==> flow/design.v <==
`timescale 1ns / 1ps
module controller(
    input wire      clk,
    input wire      rst_n,
    input wire      fifo_en,
        input wire  [8:0]   rx_data,
        input wire  [2:0]   rx_error,
        input wire          rx_valid,
        input wire          rx_done,
        output reg          rx_ready,
        output wire         rx_fifo_empty,
        output wire         rx_fifo_full,
        input wire          tx_ready,
        input wire          start,
        input wire          tx_idle,
        output reg          tx_start,
        output reg  [8:0]   tx_data,
        output reg          tx_valid,
        output wire         tx_fifo_empty,
        output wire         tx_fifo_full,
        input wire          rx_ready_axi,
        output reg          rx_valid_axi,
        output reg  [31:0]   rx_data_axi,
        input wire          tx_valid_axi,
        input wire  [31:0]  tx_data_axi,
        output reg          tx_ready_axi
);
    reg rx_fifo_wr_en, rx_fifo_rd_en;
    reg [15:0] rx_fifo_wr_data;
    reg tx_fifo_wr_en, tx_fifo_rd_en;
    reg [15:0] tx_fifo_wr_data;
    wire [15:0] rx_fifo_rd_data;
    wire [15:0] tx_fifo_rd_data;
    sync_fifo #(
        .DATA_WIDTH(16),
        .DEPTH(16)
    ) rx_fifo (
        .clk(clk),
        .reset_n(rst_n),
        .wr_en(rx_fifo_wr_en),
        .rd_en(rx_fifo_rd_en),
        .wr_data(rx_fifo_wr_data),
        .rd_data(rx_fifo_rd_data),
        .full(rx_fifo_full),
        .empty(rx_fifo_empty)
    );
    sync_fifo #(
        .DATA_WIDTH(16),
        .DEPTH(16)
    ) tx_fifo (
        .clk(clk),
        .reset_n(rst_n),
        .wr_en(tx_fifo_wr_en),
        .rd_en(tx_fifo_rd_en),
        .wr_data(tx_fifo_wr_data),
        .rd_data(tx_fifo_rd_data),
        .full(tx_fifo_full),
        .empty(tx_fifo_empty)
    );
    always @(*) begin
        if (fifo_en) begin
            rx_ready = !rx_fifo_full;
            rx_valid_axi = !rx_fifo_empty;
            rx_data_axi = {16'b0,rx_fifo_rd_data};
            rx_fifo_wr_data = {4'b0, rx_error, rx_data};
        end else begin
            rx_ready = rx_ready_axi;
            rx_valid_axi = rx_valid;
            rx_data_axi = {20'b0, rx_error, rx_data};
            rx_fifo_wr_data = 16'b0;
        end
    end
    always @(posedge clk or negedge rst_n) begin
        if (!rst_n) begin
            rx_fifo_rd_en <= 1'b0;
            rx_fifo_wr_en <= 1'b0;
        end
        else if (fifo_en) begin
            rx_fifo_wr_en <= rx_valid & rx_ready & rx_done;
            rx_fifo_rd_en <= rx_ready_axi & rx_valid_axi;
        end 
        else begin
            rx_fifo_rd_en <= 1'b0;
            rx_fifo_wr_en <= 1'b0;
        end
    end
    always @(*) begin
        if (fifo_en) begin
            tx_ready_axi = !tx_fifo_empty;
            tx_data = tx_fifo_rd_data[8:0];
            tx_valid = !tx_fifo_full;
            tx_fifo_wr_data = tx_data_axi[15:0];
            tx_start = !tx_fifo_empty & tx_idle;
        end else begin
            tx_ready_axi = tx_ready;
            tx_start = start & tx_idle;
            tx_data = tx_data_axi[8:0];
            tx_valid = tx_valid_axi & tx_ready;
            tx_fifo_wr_data = 16'b0;
        end
    end
    always @(posedge clk or negedge rst_n) begin
        if (!rst_n) begin
            tx_fifo_rd_en <= 1'b0;
            tx_fifo_wr_en <= 1'b0;
        end
        else if (fifo_en) begin
            tx_fifo_rd_en <= tx_ready & !tx_fifo_empty & tx_idle;
            tx_fifo_wr_en <= tx_valid_axi & tx_ready_axi;
        end 
        else begin
            tx_fifo_rd_en <= 1'b0;
            tx_fifo_wr_en <= 1'b0;
        end
    end
endmodule
`timescale 1ns / 1ps
module sync_fifo #(
    parameter DATA_WIDTH=16,
    parameter DEPTH=16
    )
    (
    input   wire    clk, reset_n,
    input   wire    wr_en, rd_en,
    input   wire    [DATA_WIDTH-1:0] wr_data, 
    output  reg     [DATA_WIDTH-1:0] rd_data,
    output  wire    full, empty
);
reg [DATA_WIDTH-1:0] array [0:DEPTH-1];
reg [$clog2(DEPTH):0] wr_ptr,rd_ptr;
always @(posedge clk or negedge reset_n) begin
    if (!reset_n) begin
        wr_ptr <= 'd0;
    end
    else if (wr_en && !full) begin
        array[wr_ptr[$clog2(DEPTH)-1:0]] <= wr_data;
        wr_ptr <= wr_ptr + 1'b1;
    end
end
always @(posedge clk or negedge reset_n) begin
    if (!reset_n) begin
        rd_ptr <= 'd0;
        rd_data <= 'd0;
    end
    else if (rd_en && !empty) begin
        rd_data <= array[rd_ptr[$clog2(DEPTH)-1:0]];
        rd_ptr <= rd_ptr + 1;
    end
    else begin
        rd_data <= rd_data;
    end
end
assign full = (wr_ptr - rd_ptr == DEPTH);
assign empty = (wr_ptr == rd_ptr);
endmodule
# Tool chain data of controller
# The steps from the RTL of controller to its reports follow in flow order.
# Line numbers count from 1 in the design file above.
# Cell names lack the library's common part.
inputs:
  top: "controller"
  clock_port: "clk"
  lib: "sky130hd"
  corner: "tt_025C_1v80"

# After elaboration
# Counts by Yosys on the flattened word-level netlist (proc, flatten, opt, wreduce). Print and check cells are left out. Cells with the same type and inputs are merged into one.
bits:
  out_inout_bits: 50
  latch_bits: 0
  mem_count: 0
  regBits: 449
  clocked_rd_ports_x_width: 0
  mem_bits_rw: 0
  romBits: 0
  elab_cells: 180
  input_bits: 54
classes:
  compare: 0
  n_div: 0
  n_mul: 0
  shift: 0
  n_addsub: 6
  bitwise: 9
  reduce_logical: 44
  mux: 15
  n_eq: 64
op_table:
  columns: ["op", "n"]
  rows:
  - ["case mux 16 bit (select 16 bit)", 1]
  - ["case mux 9 bit (select 16 bit)", 1]
  - ["== test 4 bit with constant B", 32]
  - ["AND reduction 3 bit", 32]
  - ["== test 32 x 5 -> 1 bit with constant B", 2]
  - ["== test 4 x 3 -> 1 bit with constant B", 16]
  - ["== test 4 x 2 -> 1 bit with constant B", 8]
  - ["adder 5 x 1 -> 5 bit with constant B", 4]
  - ["two-way mux 9 bit", 2]
  - ["== test 4 x 1 -> 1 bit with constant B", 4]
  - ["zero test 4 bit", 4]
  - ["two-way mux 16 bit", 1]
  - ["subtractor 5 x 5 -> 6 bit", 2]
  - ["two-way mux 12 bit", 1]
  - ["== test 5 bit", 2]
  - ["AND 1 bit", 9]
  - ["two-way mux 1 bit", 9]
  - ["logical AND 1 bit", 4]
  - ["zero test 1 bit", 4]

# Longest topological paths
# Longest topological path by Yosys (ltp), each cell counted once; first at word level (registers and memories cut), then after technology mapping (sequential cells cut; the memories' decode and read muxes count).
logic_depth:
  ltp_word: 7
  ABC_AREA: 0
  depth_mapped: 11
  mapped_depth_nobuf: 7

# Mapped cells and area
# Source: synth_stat.txt of the flow (Yosys; design flattened, memories mapped). It holds for the ABC_AREA given above (unset counts as 0); a run with the other value may have another netlist.
# Totals and module areas in this step are rounded.
types:
  columns: ["cell_type", "n", "area_total_um2"]
  rows:
  - ["edfxtp_1", 336, 1.01E+04]
  - ["dfrtp_1", 45, 1126.08]
  - ["mux2_2", 35, 394.128]
  - ["ha_1", 26, 325.312]
  - ["a22oi_1", 40, 300.288]
  - ["a221oi_1", 33, 289.027]
  - ["a21oi_1", 46, 230.221]
  - ["o21ai_0", 45, 225.216]
  - ["nand2_1", 56, 210.202]
  - ["a222oi_1", 20, 200.192]
  - ["and2_1", 26, 162.656]
  - ["buf_4", 21, 157.651]
  - ["mux2i_1", 14, 140.134]
  - ["xnor2_1", 15, 131.376]
  - ["buf_2", 26, 130.125]
  - ["clkbuf_1", 34, 127.622]
  - ["nor3_1", 25, 125.12]
  - ["nand3_1", 24, 120.115]
# Other cell types: 49; their cells: 207.
synth_totals:
  synth_area_um2: 15900
  buffers: 91
  ffs: 381
  cell_count: 1074
# By module: a second synthesis without flattening, with its own total; a netlist apart from the flattened one above.
unflattened:
  hier_cells: 1493
  hier_area_um2: 23010
# Rows give one instance, submodules left out.
modules:
  columns: ["mod", "n_cells", "area_um2", "instances", "seq_area_um2"]
  rows:
  - ["sync_fifo", 697, 11040, 2, 8338]
  - ["controller", 99, 920.9, 1, 100.1]

# Path before layout
# Path of least setup slack by OpenSTA after synthesis, without wires, with an ideal clock, recovery checks aside; 20% of the period is set as input and as output delay. Where synthesis merged equal registers, the netlist keeps one of their names.
synth_path:
  path_type: "reg2reg"
  start: "register rx_fifo.rd_ptr[2]"
  end: "register rx_fifo.array[7][0]"
  driving_pins: 11
  slack_ns: 1.584
  arrival_time_ns: 3.379
  clock_period_ns: 5.38
  n_path_buf: 3
  required_ns: 4.963
  t_first_pin_ns: 0.000
  delay_ns: 3.796
  setup_time_ns: 0.417
  synth_period_reached_ns: 3.796
# "delay_ns" is the arrival time less input delay plus setup time.
# "driving_pins" counts driving pins, that of a launching flip-flop among them; a cell with two outputs on the path counts twice.
# "synth_period_reached_ns" = period - worst setup slack (recovery checks aside). The figure is calculated, with input and output delays left at 20% of the set period.
# The rows between start and end are the longest chain of elaborated cells between them; the timing report does not say that the signal goes this way. Where chains are equally long, one stands for them.
# Each line given opens the expression or statement behind the cell; cells for indexed reads and writes are added by Yosys, which also makes memories of some case tables.
# Where a signal picks the word or bit written, the line may be left out of the assigning lines.
synth_between:
  cell_sequence: "dfrtp_1 -> buf_2 -> inv_1 -> clkbuf_1 -> ha_1 -> a21oi_1 -> a211o_1 -> nand3_2 -> and2_1 -> buf_6 -> nor4b_1"
  elab_chain_cells: 5
  cone_cells: 5
  classes_between: "add/sub: 1; eq/ne: 1; reduce/logical: 3"
synth_rtl:
  columns: ["item", "line", "rtl"]
  rows:
  - ["start: declaration", 130, "reg [$clog2(DEPTH):0] wr_ptr,rd_ptr;"]
  - ["start: assignment", 142, "rd_ptr <= 'd0;"]
  - ["start: assignment", 147, "rd_ptr <= rd_ptr + 1;"]
  - ["subtractor 5 x 5 -> 6 bit", 153, "assign full = (wr_ptr - rd_ptr == DEPTH);"]
  - ["== test 32 x 5 -> 1 bit", 153, null]
  - ["zero test 1 bit", 135, "else if (wr_en && !full) begin"]
  - ["logical AND 1 bit", 135, null]
  - ["AND reduction 3 bit", null, null]
  - ["end: declaration", 129, "reg [DATA_WIDTH-1:0] array [0:DEPTH-1];"]

# Worst path after layout
# Path of least setup slack in the final report of run 1 (OpenROAD, finished layout, wires in). Where an end is a register, its clock arrival counts in the times.
layout_path:
  path_type: "reg2out"
  start: "register rx_fifo.wr_ptr[2]"
  end: "output rx_ready"
  n_path_buf: 1
  clock_period_ns: 4.6
  driving_pins: 8
  t_first_pin_ns: 0.48
  slack_ns: 0.47
  arrival_time_ns: 3.21
  required_ns: 3.68
# The rows between start and end are the longest chain of elaborated cells between them; the timing report does not say that the signal goes this way. Where chains are equally long, one stands for them.
layout_between:
  cell_sequence: "dfrtp_1 -> ha_1 -> nand3_2 -> o21bai_1 -> a311oi_2 -> and2_1 -> a21oi_2 -> clkdlybuf4s50_1"
  elab_chain_cells: 4
  cone_cells: 4
  classes_between: "add/sub: 1; eq/ne: 1; mux: 1; reduce/logical: 1"
layout_rtl:
  columns: ["item", "line", "rtl"]
  rows:
  - ["start: declaration", 130, "reg [$clog2(DEPTH):0] wr_ptr,rd_ptr;"]
  - ["start: assignment", 133, "wr_ptr <= 'd0;"]
  - ["start: assignment", 137, "wr_ptr <= wr_ptr + 1'b1;"]
  - ["subtractor 5 x 5 -> 6 bit", 153, "assign full = (wr_ptr - rd_ptr == DEPTH);"]
  - ["== test 32 x 5 -> 1 bit", 153, null]
  - ["zero test 1 bit", 62, "rx_ready = !rx_fifo_full;"]
  - ["two-way mux 1 bit", 61, "if (fifo_en) begin"]
  - ["end: declaration", 10, "output reg          rx_ready,"]

# Top module controller; platform sky130hd; tools Yosys and OpenROAD; 2 stored runs in no particular order. Input and output delays are each 20% of the period that was set; the output load is 0.01 pF.
# "achieved_clock_period_ns" means the clock period less the worst setup slack. The figure is calculated, with input and output delays left at 20% of the set period.
# "worst_setup_path_time_ns": the worst setup path's part of the clock period (all of it between registers, 20% less for each end at a port) less its slack. A launch clock that arrives late makes it longer, a capture clock that arrives late makes it shorter.
# "power.total_uw" is the tool's figure for a default switching activity; nothing was simulated.
# Results are given in rounded form.
runs:
  - name: "run 1"
    settings:
      period_ns: 4.6
      CORE_UTILIZATION: 59
      SETUP_SLACK_MARGIN: -0.44
      CELL_PAD_IN_SITES_GLOBAL_PLACEMENT: 0
      TNS_END_PERCENT: 25
      ABC_AREA: 0
      GPL_TIMING_DRIVEN: 1
      CTS_CLUSTER_SIZE: 52
      CTS_CLUSTER_DIAMETER: 362
      MAX_ROUTING_LAYER: "met4"
      CAP_MARGIN: 20
      CORE_MARGIN: 2
      SLEW_MARGIN: 20
    results:
      post_route_util_pct: 64.9
      yosys.chip_area_um2: 15900
      fin_ws_ns: 0.472
      post_route_stdcell_area_um2: 17350
      achieved_clock_period_ns: 4.128
      worst_setup_path_time_ns: 3.21
      critical_path_type: "reg2out"
      final_setup_tns_ns: 0.000
      power.total_uw: 7336
      design_die_area_um2: 28280
  - name: "run 2"
    settings:
      period_ns: 4.52
      CORE_UTILIZATION: 44
      CAP_MARGIN: 20
      CORE_MARGIN: 2
      SLEW_MARGIN: 20
    results:
      post_route_util_pct: 52.0
      yosys.chip_area_um2: 15900
      fin_ws_ns: 0.273
      post_route_stdcell_area_um2: 18500
      achieved_clock_period_ns: 4.247
      worst_setup_path_time_ns: 3.34
      critical_path_type: "reg2out"
      final_setup_tns_ns: 0.000
      power.total_uw: 9324
      design_die_area_um2: 37680
