==> flow/design.v <==
`timescale 1ns / 1ps
module uart_axil_wrap #
(
    parameter ADDR_WIDTH = 32,     
    parameter DATA_WIDTH = 32      
)
(
    input wire clk,
    input wire rstn,
    input wire [ADDR_WIDTH-1:0] s_axil_awaddr,
    input wire s_axil_awvalid,
    output wire s_axil_awready,
    input wire [DATA_WIDTH-1:0] s_axil_wdata,
    input wire s_axil_wvalid,
    output wire s_axil_wready,
    output wire [1:0] s_axil_bresp,
    output wire s_axil_bvalid,
    input wire s_axil_bready,
    input wire [ADDR_WIDTH-1:0] s_axil_araddr,
    input wire s_axil_arvalid,
    output wire s_axil_arready,
    output wire [DATA_WIDTH-1:0] s_axil_rdata,
    output wire [1:0] s_axil_rresp,
    output wire s_axil_rvalid,
    input wire s_axil_rready,
    output wire [7:0] uart_tx_data,
    output wire uart_tx_start,
    input wire [7:0] uart_rx_data,
    input wire uart_rx_valid,
    input wire uart_tx_busy
);
localparam ADDR_TX_DATA = 32'h0000_0000;
localparam ADDR_RX_DATA = 32'h0000_0004;
localparam ADDR_STATUS  = 32'h0000_0008;
localparam ADDR_BAUD_SEL = 32'h0000_000C;
localparam [1:0] STATE_IDLE_WR = 2'd0,
                 STATE_DATA_WR = 2'd1,
                 STATE_RESP_WR = 2'd2;
localparam [1:0] STATE_IDLE_RD = 2'd0,
                 STATE_DATA_RD = 2'd1,
                 STATE_RESP_RD = 2'd2;
reg [1:0] state_wr_reg, state_wr_next;
reg s_axil_awready_reg, s_axil_awready_next;
reg s_axil_wready_reg, s_axil_wready_next;
reg [1:0] s_axil_bresp_reg, s_axil_bresp_next;
reg s_axil_bvalid_reg, s_axil_bvalid_next;
reg [1:0] state_rd_reg, state_rd_next;
reg s_axil_arready_reg, s_axil_arready_next;
reg [DATA_WIDTH-1:0] s_axil_rdata_reg, s_axil_rdata_next;
reg [1:0] s_axil_rresp_reg, s_axil_rresp_next;
reg s_axil_rvalid_reg, s_axil_rvalid_next;
reg [7:0] uart_tx_data_reg, uart_tx_data_next;
reg uart_tx_start_reg, uart_tx_start_next;
reg [2:0] reg_baud_sel, reg_baud_sel_next;
reg uart_rx_valid_reg, uart_rx_valid_next;
reg rx_data_clear_next;
reg [ADDR_WIDTH-1:0] s_axil_awaddr_latched_reg, s_axil_awaddr_latched_next;
reg [ADDR_WIDTH-1:0] s_axil_araddr_latched_reg, s_axil_araddr_latched_next;
assign s_axil_awready = s_axil_awready_reg;
assign s_axil_wready = s_axil_wready_reg;
assign s_axil_bresp = s_axil_bresp_reg;
assign s_axil_bvalid = s_axil_bvalid_reg;
assign s_axil_arready = s_axil_arready_reg;
assign s_axil_rdata = s_axil_rdata_reg;
assign s_axil_rresp = s_axil_rresp_reg;
assign s_axil_rvalid = s_axil_rvalid_reg;
assign uart_tx_data = uart_tx_data_reg;
assign uart_tx_start = uart_tx_start_reg;
always @* begin
    state_wr_next = state_wr_reg;
    s_axil_awready_next = 1'b0;
    s_axil_wready_next = 1'b0;
    s_axil_bresp_next = s_axil_bresp_reg;
    s_axil_bvalid_next = s_axil_bvalid_reg && !s_axil_bready;
    uart_tx_data_next = uart_tx_data_reg;
    uart_tx_start_next = 1'b0;
    reg_baud_sel_next = reg_baud_sel;
    s_axil_awaddr_latched_next = s_axil_awaddr_latched_reg;
    case (state_wr_reg)
        STATE_IDLE_WR: begin
            s_axil_awready_next = 1'b1;
            if (s_axil_awvalid && s_axil_awready) begin
                s_axil_awready_next = 1'b0;
                s_axil_awaddr_latched_next = s_axil_awaddr;
                state_wr_next = STATE_DATA_WR;
            end
        end
        STATE_DATA_WR: begin
            s_axil_wready_next = 1'b1;
            if (s_axil_wvalid && s_axil_wready) begin
                s_axil_wready_next = 1'b0;
                case (s_axil_awaddr_latched_reg)
                    ADDR_TX_DATA: begin
                        uart_tx_data_next = s_axil_wdata[7:0];
                        uart_tx_start_next = 1'b1;
                    end
                    ADDR_BAUD_SEL: begin
                        reg_baud_sel_next = s_axil_wdata[2:0];
                    end
                    default: begin
                        s_axil_bresp_next = 2'b10;  
                    end
                endcase
                state_wr_next = STATE_RESP_WR;
            end
        end
        STATE_RESP_WR: begin
            s_axil_bvalid_next = 1'b1;
            if (s_axil_bready) begin
                s_axil_bvalid_next = 1'b0;
                state_wr_next = STATE_IDLE_WR;
            end
        end
    endcase
end
always @(posedge clk) begin
    if (!rstn) begin
        state_wr_reg <= STATE_IDLE_WR;
        s_axil_awready_reg <= 1'b0;
        s_axil_wready_reg <= 1'b0;
        s_axil_bresp_reg <= 2'b00;
        s_axil_bvalid_reg <= 1'b0;
        uart_tx_data_reg <= 8'b0;
        uart_tx_start_reg <= 1'b0;
        reg_baud_sel <= 3'b0;
        s_axil_awaddr_latched_reg <= 0;
    end else begin
        state_wr_reg <= state_wr_next;
        s_axil_awready_reg <= s_axil_awready_next;
        s_axil_wready_reg <= s_axil_wready_next;
        s_axil_bresp_reg <= s_axil_bresp_next;
        s_axil_bvalid_reg <= s_axil_bvalid_next;
        uart_tx_data_reg <= uart_tx_data_next;
        uart_tx_start_reg <= uart_tx_start_next;
        reg_baud_sel <= reg_baud_sel_next;
        s_axil_awaddr_latched_reg <= s_axil_awaddr_latched_next;
    end
end
always @* begin
    state_rd_next = state_rd_reg;
    s_axil_arready_next = 1'b0;
    s_axil_rdata_next = s_axil_rdata_reg;
    s_axil_rresp_next = s_axil_rresp_reg;
    s_axil_rvalid_next = s_axil_rvalid_reg && !s_axil_rready;
    s_axil_araddr_latched_next = s_axil_araddr_latched_reg;
    rx_data_clear_next = 1'b0;
    case (state_rd_reg)
        STATE_IDLE_RD: begin
            s_axil_arready_next = 1'b1;
            if (s_axil_arvalid && s_axil_arready) begin
                s_axil_arready_next = 1'b0;
                s_axil_araddr_latched_next = s_axil_araddr;
                state_rd_next = STATE_DATA_RD;
            end
        end
        STATE_DATA_RD: begin
            case (s_axil_araddr_latched_reg)
                ADDR_RX_DATA: begin
                    s_axil_rdata_next = uart_rx_data;
                    s_axil_rresp_next = 2'b00;
                    rx_data_clear_next = 1'b1;
                end
                ADDR_STATUS: begin
                    s_axil_rdata_next = {30'b0, uart_rx_valid, uart_tx_busy};
                    s_axil_rresp_next = 2'b00;
                end
                ADDR_BAUD_SEL: begin
                    s_axil_rdata_next = {29'b0, reg_baud_sel};
                    s_axil_rresp_next = 2'b00;
                end
                default: begin
                    s_axil_rdata_next = 0;
                    s_axil_rresp_next = 2'b10;
                end
            endcase
            s_axil_rvalid_next = 1'b1;
            state_rd_next = STATE_RESP_RD;
        end
        STATE_RESP_RD: begin
            s_axil_rvalid_next = 1'b1;
            if (s_axil_rready) begin
                s_axil_rvalid_next = 1'b0;
                state_rd_next = STATE_IDLE_RD;
            end
        end
    endcase
end
always @(posedge clk) begin
    if (!rstn) begin
        state_rd_reg <= STATE_IDLE_RD;
        s_axil_arready_reg <= 1'b0;
        s_axil_rdata_reg <= 0;
        s_axil_rresp_reg <= 2'b00;
        s_axil_rvalid_reg <= 1'b0;
        s_axil_araddr_latched_reg <= 0;
        uart_rx_valid_reg <= 1'b0;
    end else begin
        state_rd_reg <= state_rd_next;
        s_axil_arready_reg <= s_axil_arready_next;
        s_axil_rdata_reg <= s_axil_rdata_next;
        s_axil_rresp_reg <= s_axil_rresp_next;
        s_axil_rvalid_reg <= s_axil_rvalid_next;
        s_axil_araddr_latched_reg <= s_axil_araddr_latched_next;
        if (rx_data_clear_next) begin
            uart_rx_valid_reg <= 1'b0;
        end else if (uart_rx_valid) begin
            uart_rx_valid_reg <= 1'b1;
        end
    end
end
endmodule
## Tool chain data of uart_axil_wrap

What the tools print for uart_axil_wrap, step after step.
Line numbers count from 1 in the design file above.
Operators: Yosys type, input widths -> output width; for muxes data width and select width s.
Library cell names are shortened.
A cell with -- has no value.

- Top: uart_axil_wrap
- Clock input: clk
- Standard-cell library: sky130hd
- Library corner: tt_025C_1v80

## Word level

Yosys after proc, flatten, opt, wreduce and memory -nomap, before mapping. Memory bits, and registers merged into a memory's read port (data or address), are not among the register bits. Print and check cells are not counted. Equal cells are merged and count once.

- Eq/ne operators: 13
- Multiplexer cells: 17
- Bitwise gates (word level): 1
- Reduce/logical cells: 25

Operators with widths:

| cell | count |
|---|---|
| $eq 32x4->1 const B | 3 |
| $eq 32x3->1 const B | 1 |
| $logic_not 32->1 | 1 |
| $pmux 8 s3 | 1 |
| $reduce_and 3->1 | 5 |
| $pmux 2 s3 | 2 |
| $mux 2 | 6 |
| $ne 2x2->1 const B | 5 |
| $reduce_and 2->1 | 5 |
| $mux 1 | 7 |
| $reduce_bool 3->1 | 2 |
| $logic_and 1x1->1 | 5 |
| $eq 2x1->1 const B | 2 |
| $eq 2x2->1 const B | 2 |
| $logic_not 2->1 | 2 |
| $reduce_and 4->1 | 1 |
| $reduce_or 3->1 | 1 |
| $logic_not 1->1 | 2 |
| $reduce_or 2->1 | 1 |
| $pmux 1 s2 | 1 |
| $not 1->1 | 1 |

- Bits in registers: 120
- Output and inout port bits: 50
- Elaborated cells: 71

## Depth

Longest topological path by Yosys (ltp), each cell counted once; first at word level (registers and memories cut), then after technology mapping (sequential cells cut; the memories' decode and read muxes count).

- Depth in word-level cells: 4
- ABC_AREA: 0
- Depth in mapped cells: 5
- Mapped depth without buffers: 4

## After synthesis

Source: synth_stat.txt of the flow (Yosys; design flattened, memories mapped). It holds for the ABC_AREA given above (unset counts as 0); a run with the other value may have another netlist.
Totals and module areas in this step are rounded.

- Cell count: 464
- Mapped area: 4,030 µm²
- Area of sequential cells: 1,940 µm²
- Flip-flops: 97
- Buffers: 53

Cell types:

| cell type | count |
|---|---|
| dfxtp_1 | 97 |
| nand2_1 | 158 |
| a21boi_1 | 40 |
| buf_4 | 26 |
| a21boi_0 | 25 |
| mux2i_1 | 12 |
| clkbuf_1 | 26 |
| nor4_2 | 7 |
| nor2b_1 | 7 |
| nand3_1 | 8 |
| nor4_1 | 6 |
| nor4b_2 | 2 |
| a21oi_1 | 5 |
| o21ai_1 | 5 |
| mux2_1 | 2 |
| nor2_1 | 6 |
| o21a_1 | 3 |
| nand4_4 | 1 |

Other cell types: 21; their cells: 28.

## Path before layout

OpenSTA on the mapped netlist: ideal clock, no wires. The path of least setup slack (recovery checks aside). Input and output delay are each 20% of the period. Register names are those of the netlist, which keeps one name where synthesis merged equal registers.

- Path kind: register -> register
- Start point: register s_axil_awaddr_latched_reg[11]
- End point: register uart_tx_data_reg[0]
- Clock period: 1,670 ps
- Library setup time: 72 ps
- Time at the first pin: 0 ps
- Arrival: 1,401 ps
- Required time: 1,598 ps
- Setup slack: 197 ps
- Path delay: 1,473 ps
- Driving pins on the path: 6
- Synthesis period reached: 1,473 ps

"path delay" = arrival - input delay + setup time.
"driving pins on the path": output pins that drive a net of the path, with the launching flip-flop's if there is one; two outputs of one cell count as two.
"synthesis period reached" = period - worst setup slack (recovery checks aside). The figure is calculated, with input and output delays left at 20% of the set period.
Between the ends stands the longest chain of elaborated cells between them, by number of cells; it is not shown to be the way that was timed. Of several equally long chains one is given.
Each line given opens the expression or statement behind the cell; cells for indexed reads and writes are added by Yosys, which also makes memories of some case tables.

- Path through: dfxtp_1 > nor4_2 > nand4_4 > nor4b_2 > buf_6 > mux2i_1
- Cells in the longest elaborated chain: 2
- Elaborated cells on any way between the ends: 2
- RTL lines with such cells: 1

RTL lines, path post-synthesis:

| element | line | RTL |
|---|---|---|
| start: declaration | 57 | `reg [ADDR_WIDTH-1:0] s_axil_awaddr_latched_reg, s_axil_awaddr_latched_next;` |
| start: assignment | 126 | `s_axil_awaddr_latched_reg <= 0;` |
| start: assignment | 136 | `s_axil_awaddr_latched_reg <= s_axil_awaddr_latched_next;` |
| $logic_not 32->1 | 92 | `case (s_axil_awaddr_latched_reg)` |
| $reduce_and 3->1 | -- |  |
| end: assignment | 123 | `uart_tx_data_reg <= 8'b0;` |
| end: assignment | 133 | `uart_tx_data_reg <= uart_tx_data_next;` |
| end: declaration | 52 | `reg [7:0] uart_tx_data_reg, uart_tx_data_next;` |

## Timing after layout

Path of least setup slack in the final report of flow run A (OpenROAD, finished layout, wires in). Where an end is a register, its clock arrival counts in the times.
The report prints the path's times to 10 ps; the period is as set.

- Path kind: register -> register
- Start point: register s_axil_awaddr_latched_reg[1]
- End point: register uart_tx_data_reg[6]
- Clock period: 1,580 ps
- Library setup time: 60 ps
- Time at the first pin: 340 ps
- Arrival: 1,880 ps
- Required time: 1,860 ps
- Setup slack: -30 ps
- Driving pins on the path: 7

Between the ends stands the longest chain of elaborated cells between them, by number of cells; it is not shown to be the way that was timed. Of several equally long chains one is given.

- Path through: dfxtp_2 > nor4_2 > buf_4 > nand4_4 > nor4b_4 > buf_6 > mux2i_1
- Cells in the longest elaborated chain: 2
- Elaborated cells on any way between the ends: 2
- RTL lines with such cells: 1

RTL lines, path after layout:

| element | line | RTL |
|---|---|---|
| start: declaration | 57 | `reg [ADDR_WIDTH-1:0] s_axil_awaddr_latched_reg, s_axil_awaddr_latched_next;` |
| start: assignment | 126 | `s_axil_awaddr_latched_reg <= 0;` |
| start: assignment | 136 | `s_axil_awaddr_latched_reg <= s_axil_awaddr_latched_next;` |
| $logic_not 32->1 | 92 | `case (s_axil_awaddr_latched_reg)` |
| $reduce_and 3->1 | -- |  |
| end: assignment | 123 | `uart_tx_data_reg <= 8'b0;` |
| end: assignment | 133 | `uart_tx_data_reg <= uart_tx_data_next;` |
| end: declaration | 52 | `reg [7:0] uart_tx_data_reg, uart_tx_data_next;` |

==> runs of uart_axil_wrap <==
2 stored runs of uart_axil_wrap in the flow (synthesis by Yosys, layout by OpenROAD, sky130hd cells), in arbitrary order. Constraints: input delay and output delay 20% of the set period each, output load 0.01 pF.
"period achieved": clock period set for the run, less the worst setup slack. It is reckoned from that one timing run; input and output delays stay at 20% of the period that was set.
"allowed time less slack (worst setup path)" = time allowed to the worst setup path (clock period - input delay - output delay, where it has them) - its slack; a late launch clock adds to it, a late capture clock takes from it.
"total design power" rests on the timing tool's default activity at the inputs, not on a simulated workload.
"allowed time less slack (worst setup path)" is known to 10 ps.
The results are shown rounded.

### Flow run A

==> flow/run.sh <==
#!/bin/bash
# the make line also repeats the synthesis and layout settings of config.mk as NAME=value (left out here)
make -C /OpenROAD-flow-scripts/flow DESIGN_CONFIG=/design/flow/config.mk WORK_HOME=/design/flow/orfs CLKGATE_MAP_FILE= finish
==> flow/config.mk <==
export PLATFORM = sky130hd
export DESIGN_NAME = uart_axil_wrap
export DESIGN_NICKNAME = uart_axil_wrap
export VERILOG_FILES = /design/flow/design.v
export SDC_FILE = /design/flow/constraint.sdc
export NUM_CORES = 4
export LEC_CHECK = 0
export CAP_MARGIN = 20
export CORE_MARGIN = 2
export CORE_UTILIZATION = 15
export CTS_CLUSTER_SIZE = 52
export MAX_ROUTING_LAYER = met5
export PLACE_DENSITY_LB_ADDON = 0.01
export SLEW_MARGIN = 20
==> flow/constraint.sdc <==
create_clock -name core_clock -period 1.58 [get_ports {clk}]
set_input_delay 0.3160 -clock core_clock [delete_from_list [all_inputs] [get_ports {clk}]]
set_output_delay 0.3160 -clock core_clock [all_outputs]
set_load 0.01 [all_outputs]

Results of flow run A:
- Utilization after layout: 0.232
- Allowed time less slack (worst setup path): 1,610 ps
- Worst path kind: register -> register
- Post-route setup TNS: -210 ps
- Standard-cell area of the final layout: 6,070 µm²
- Smallest setup slack: -30 ps
- Area of the synthesized netlist: 4,030 µm²
- Die footprint: 28,200 µm²
- Period achieved: 1,610 ps
- Worst hold slack after layout: 350 ps
- Total design power: 5.62 mW

### Flow run B

==> flow/run.sh <==
#!/bin/bash
# the make line also repeats the synthesis and layout settings of config.mk as NAME=value (left out here)
make -C /OpenROAD-flow-scripts/flow DESIGN_CONFIG=/design/flow/config.mk WORK_HOME=/design/flow/orfs CLKGATE_MAP_FILE= finish
==> flow/config.mk <==
export PLATFORM = sky130hd
export DESIGN_NAME = uart_axil_wrap
export DESIGN_NICKNAME = uart_axil_wrap
export VERILOG_FILES = /design/flow/design.v
export SDC_FILE = /design/flow/constraint.sdc
export NUM_CORES = 4
export LEC_CHECK = 0
export CAP_MARGIN = 20
export CELL_PAD_IN_SITES_GLOBAL_PLACEMENT = 1
export CORE_MARGIN = 2
export CORE_UTILIZATION = 16
export MAX_ROUTING_LAYER = met4
export MIN_ROUTING_LAYER = met2
export PLACE_DENSITY = 0.64
export SETUP_SLACK_MARGIN = -0.01
export SLEW_MARGIN = 40
export TNS_END_PERCENT = 10
==> flow/constraint.sdc <==
create_clock -name core_clock -period 1.08 [get_ports {clk}]
set_input_delay 0.2160 -clock core_clock [delete_from_list [all_inputs] [get_ports {clk}]]
set_output_delay 0.2160 -clock core_clock [all_outputs]
set_load 0.01 [all_outputs]

Results of flow run B:
- Utilization after layout: 0.243
- Allowed time less slack (worst setup path): 1,640 ps
- Worst path kind: register -> register
- Post-route setup TNS: -10,500 ps
- Standard-cell area of the final layout: 6,080 µm²
- Smallest setup slack: -562 ps
- Area of the synthesized netlist: 4,030 µm²
- Die footprint: 26,400 µm²
- Period achieved: 1,642 ps
- Worst hold slack after layout: 128 ps
- Total design power: 7.93 mW
