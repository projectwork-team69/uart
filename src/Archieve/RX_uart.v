==> flow/design.v <==
`timescale 1ns / 1ps
module RX_uart(
    input clk,  
    input rst_n, rx,  
    input [2:0] baud_sel,  
    output reg valid,    
    output reg [7:0] data  
    );
    wire [15:0]baud_rx ;
    baud_rx_gen bg (
        .baud_sel(baud_sel),  
        .baud_rx(baud_rx)
    );
    parameter   IDLE = 2'b00,
                START = 2'b01,
                DATA_BITS = 2'b10,
                STOP = 2'b11;
    reg [1:0] state;  
    reg [3:0] bit_index;     
    reg [7:0] recieved_data;     
    reg [15:0] count;     
    always @(posedge clk or negedge rst_n) begin
        if (!rst_n) begin
            state <= IDLE;
            count <= 0;
            bit_index <= 0;
            valid <= 0;
            recieved_data <= 0;
        end
        else begin
            valid <= 0;  
            case (state)
                IDLE: begin
                    bit_index <= 0;
                    count <= 0;
                    if (rx == 0) begin
                        state <= START;
                        count <= 1'b1;
                    end
                end
                START: begin
                    count <= count + 1'b1;
                    if (count == (baud_rx/2)) begin  
                        if (rx == 1) state <= IDLE;
                    end
                    else if (count >= baud_rx - 1) begin
                        state <= DATA_BITS;
                        count <= 0;
                    end
                end
                DATA_BITS: begin
                    count <= count + 1;
                    if (count == (baud_rx/2))
                        recieved_data[bit_index] <= rx;  
                    if (count >= baud_rx - 1) begin
                        count <= 0;
                        if (bit_index < 7)
                            bit_index <= bit_index + 1;
                        else begin
                            state <= STOP;
                            bit_index <= 0;
                        end
                    end
                end
                STOP: begin
                    count <= count + 1;
                    if (count == (baud_rx/2)) begin
                        if (rx == 1) begin  
                            data <= recieved_data;
                        end
                    end
                    if (count >= baud_rx - 1) begin
                        state <= IDLE;
                        count <= 0;
                        valid <= 1;
                    end
                end
            endcase
        end
    end
endmodule
module baud_rx_gen (
    input  wire [2:0] baud_sel,   
    output reg  [15:0]     baud_rx     
);
    always @(*) begin
        case (baud_sel)
            3'b000: baud_rx = 16'd5208;   
            3'b001: baud_rx = 16'd2604;   
            3'b010: baud_rx = 16'd1302;    
            3'b011: baud_rx = 16'd868;    
            3'b100: baud_rx = 16'd434;    
            default: baud_rx = 16'd5208;  
        endcase
    end
endmodule
# Step by step through the tools: RX_uart
# What the tools print for RX_uart, step after step.
# Line numbers count from 1 in the design file above.
# Operators carry their Yosys type and port widths (W data, S select, Z words).
# Library cell names are shortened.
# The mark - stands for no value.
# setup
top,RX_uart
clk_port,clk
cell_library,sky130hd
lib_corner,tt_025C_1v80

# Elaborated design
# Counts by Yosys on the flattened word-level netlist (proc, flatten, opt, wreduce; memories kept). Register bits leave out memories and registers merged into their read ports (data or address). Print and check cells are left out.
# word_totals
elab_cells,64
regBits,39
inputBits,6
# op_classes
reduce_and_logical,9
add_sub_neg,5
n_logic,4
n_eq,15
n_mux,21
shifts,2
n_cmp,2
# ops
cell,count
$pmux W13 S4,1
$pmux W16 S3,1
$mux W16,3
$add A16 B1 Y16 const B,2
$ge A16 B32 Y1,1
$sub A16 B1 Y17 const B,1
$eq A16 B15 Y1,1
$mux W8,2
$mux W2,7
$ne A2 B2 Y1 const B,5
$shift A1 B5 Y8,1
$shift A1 B5 Y8 const A,1
$and A8 B8 Y8,1
$or A8 B8 Y8,1
$not A8 Y8,1
$pmux W4 S2,1
$pmux W2 S4,1
$mux W4,2
$reduce_and A7 Y1,1
$eq A3 B2 Y1 const B,2
$ne A3 B3 Y1 const B,2
$neg A4 Y5,1
$eq A2 B2 Y1 const B,2
$reduce_and A2 Y1,2
$add A4 B1 Y4 const B,1
$lt A4 B3 Y1 const B,1
$reduce_and A4 Y1,1
$reduce_bool A4 Y1,1
# Not listed: further kinds 9, cells in them 11.

# Depth
# Depth = most cells in a row (Yosys ltp): at word level without a register or memory, in the mapped netlist without a sequential cell, where the memories' decode and read muxes count.
# logic_depth
word_depth,7
abc_area,0
depth_mapped,14
ltp_nobuf,12

# After synthesis
# Yosys stat after the flow's synthesis: flattened, memories mapped to cells. It holds for the ABC_AREA given above (unset counts as 0); a run with the other value may have another netlist.
# synth_totals
cells,274
buffers,15
area_um2,2646.3
flip_flops,41
# types
cell,count,area_total_um2
dfrtp_1,32,800.768
ha_1,20,250.24
edfxtp_1,8,240.23
xnor2_1,13,113.859
nor2_1,23,86.333
nand3_1,16,80.077
nand4_1,11,68.816
inv_1,17,63.811
a21oi_1,12,60.058
nand2_1,16,60.058
o21ai_0,11,55.053
o2bb2ai_1,6,52.55
xor2_1,6,52.55
buf_6,4,45.043
clkbuf_1,9,33.782
nor4_1,5,31.28
mux2i_1,3,30.029
nand3b_1,4,30.029
# Other cell types: 38; their cells: 58.
# By module: a second synthesis without flattening, with its own total; a netlist apart from the flattened one above.
# unflattened
cells_unflattened,298
hier_area_um2,2926.6
# Rows give one instance, submodules left out.
# modules
module,n_cells,mod_area_um2,instances
RX_uart,276,2778.9,1
baud_rx_gen,22,147.6,1

# Worst setup path after synthesis
# Path of least setup slack by OpenSTA after synthesis, without wires, with an ideal clock, recovery checks aside; 20% of the period is set as input and as output delay. Where synthesis merged equal registers, the netlist keeps one of their names.
# synth_timing
path_kind,input-to-reg
start,input baud_sel[2]
end,register state
slack_ps,2138
tclk_ps,5650
path_delay_ps,2382
arrival_ps,3434
stages,14
setup_ps,78
t_first_pin_ps,1130
path_buffers,3
synth_period_reached_ps,3512
# "path_delay_ps" = arrival - input delay + setup time.
# "stages" counts driving pins, that of a launching flip-flop among them; a cell with two outputs on the path counts twice.
# "synth_period_reached_ps" = period - worst setup slack (recovery checks aside). The figure is calculated, with input and output delays left at 20% of the set period.
# Where an end lacks its bit number, it is one bit of the signal, or one of the new flip-flops if synthesis recoded a state register.
# At most two assigning lines are given for a register; there are more.
# synth_via
path_cell_list,buf_6 > buf_2 > or2_2 > ha_1 > a21oi_1 > a21oi_1 > ha_1 > a2111o_1 > a21o_1 > a31o_2 > clkbuf_1 > and2_1 > a21oi_1 > nand2_1
# synth_rtl
item,line,rtl
"start, declared",5,"input [2:0] baud_sel,"
"end, assigned",24,state <= IDLE;
"end, assigned",37,state <= START;
"end, declared",18,reg [1:0] state;
# Chain of elaborated cells between the ends: none given.

# Worst path after layout
# Path of least setup slack in the final report of run 1 (OpenROAD, finished layout, wires in). Where an end is a register, its clock arrival counts in the times.
# The path's times are printed in steps of 10 ps; the period is the one set.
# layout_timing
path_kind,input-to-reg
start,input baud_sel[1]
end,register count[0]
setup_ps,150
t_first_pin_ps,940
stages,13
tclk_ps,4690
arrival_ps,4160
slack_ps,680
path_buffers,1
# Between the ends stands the longest chain of elaborated cells between them, by number of cells; it is not shown to be the way that was timed. Of several equally long chains one is given.
# Each line given opens the expression or statement behind the cell; cells for indexed reads and writes are added by Yosys, which also makes memories of some case tables.
# At most two assigning lines are given for a register; there are more.
# layout_via
path_cell_list,clkdlybuf4s50_1 > xnor2_1 > or2_2 > ha_1 > xnor2_1 > ha_1 > nand2_1 > o21ai_0 > a21o_1 > a31o_2 > nor2_1 > a21oi_2 > o21ai_0
elab_chain_cells,7
cells_between,12
cone_classes,add/sub: 1; compare: 1; eq/ne: 5; mux: 5
# layout_rtl
item,line,rtl
"start, declared",5,"input [2:0] baud_sel,"
$eq A3 B3 Y1,87,case (baud_sel)
$pmux W13 S4,87,
$sub A16 B1 Y17,46,else if (count >= baud_rx - 1) begin
$ge A16 B32 Y1,46,
$mux W16,46,
$mux W16,43,if (count == (baud_rx/2)) begin
$pmux W16 S3,32,case (state)
"end, assigned",42,count <= count + 1'b1;
"end, assigned",52,count <= count + 1;
"end, declared",21,reg [15:0] count;

# Flow measurements of RX_uart on sky130hd: 2 stored runs with different settings, listed in no order. Input and output delays are each 20% of the period that was set; the output load is 0.01 pF.
# By "achieved_clock_period_ps" is meant the clock period of the run minus its worst setup slack. This is arithmetic on one report: input and output delays are still those of the set period (20% each).
# "worst_path_ps": the worst setup path's part of the clock period (all of it between registers, 20% less for each end at a port) less its slack. A launch clock that arrives late makes it longer, a capture clock that arrives late makes it shorter.
# "design_power_uw": no workload was simulated; the value follows from the tool's default switching activity.
# "worst_path_ps" is known to 10 ps.
# Settings: . = not set for that run.
item,run 1,run 2
period_ns,4.69,2.5
CORE_UTILIZATION,64,60
PLACE_DENSITY_LB_ADDON,0.17,.
CORE_MARGIN,10,2
CTS_CLUSTER_DIAMETER,243,158
MIN_ROUTING_LAYER,met2,met1
CAP_MARGIN,20,20
SLEW_MARGIN,20,20
CELL_PAD_IN_SITES_DETAIL_PLACEMENT,.,0
GPL_TIMING_DRIVEN,.,1
synthArea_um2,2646.3,2646.3
design_die_area_um2,7106.5,4957.6
stdcell_area_um2,2916.6,3413.3
utilization_pct,72.9,79.5
setup_worst_slack_ps,680,-132
setupTns_ps,0,-1005
fin_hold_ws_ps,461,464
design_power_uw,1230,2440
achieved_clock_period_ps,4010,2632
worst_path_ps,3070,2130
critical_path_kind,input-to-reg,input-to-reg
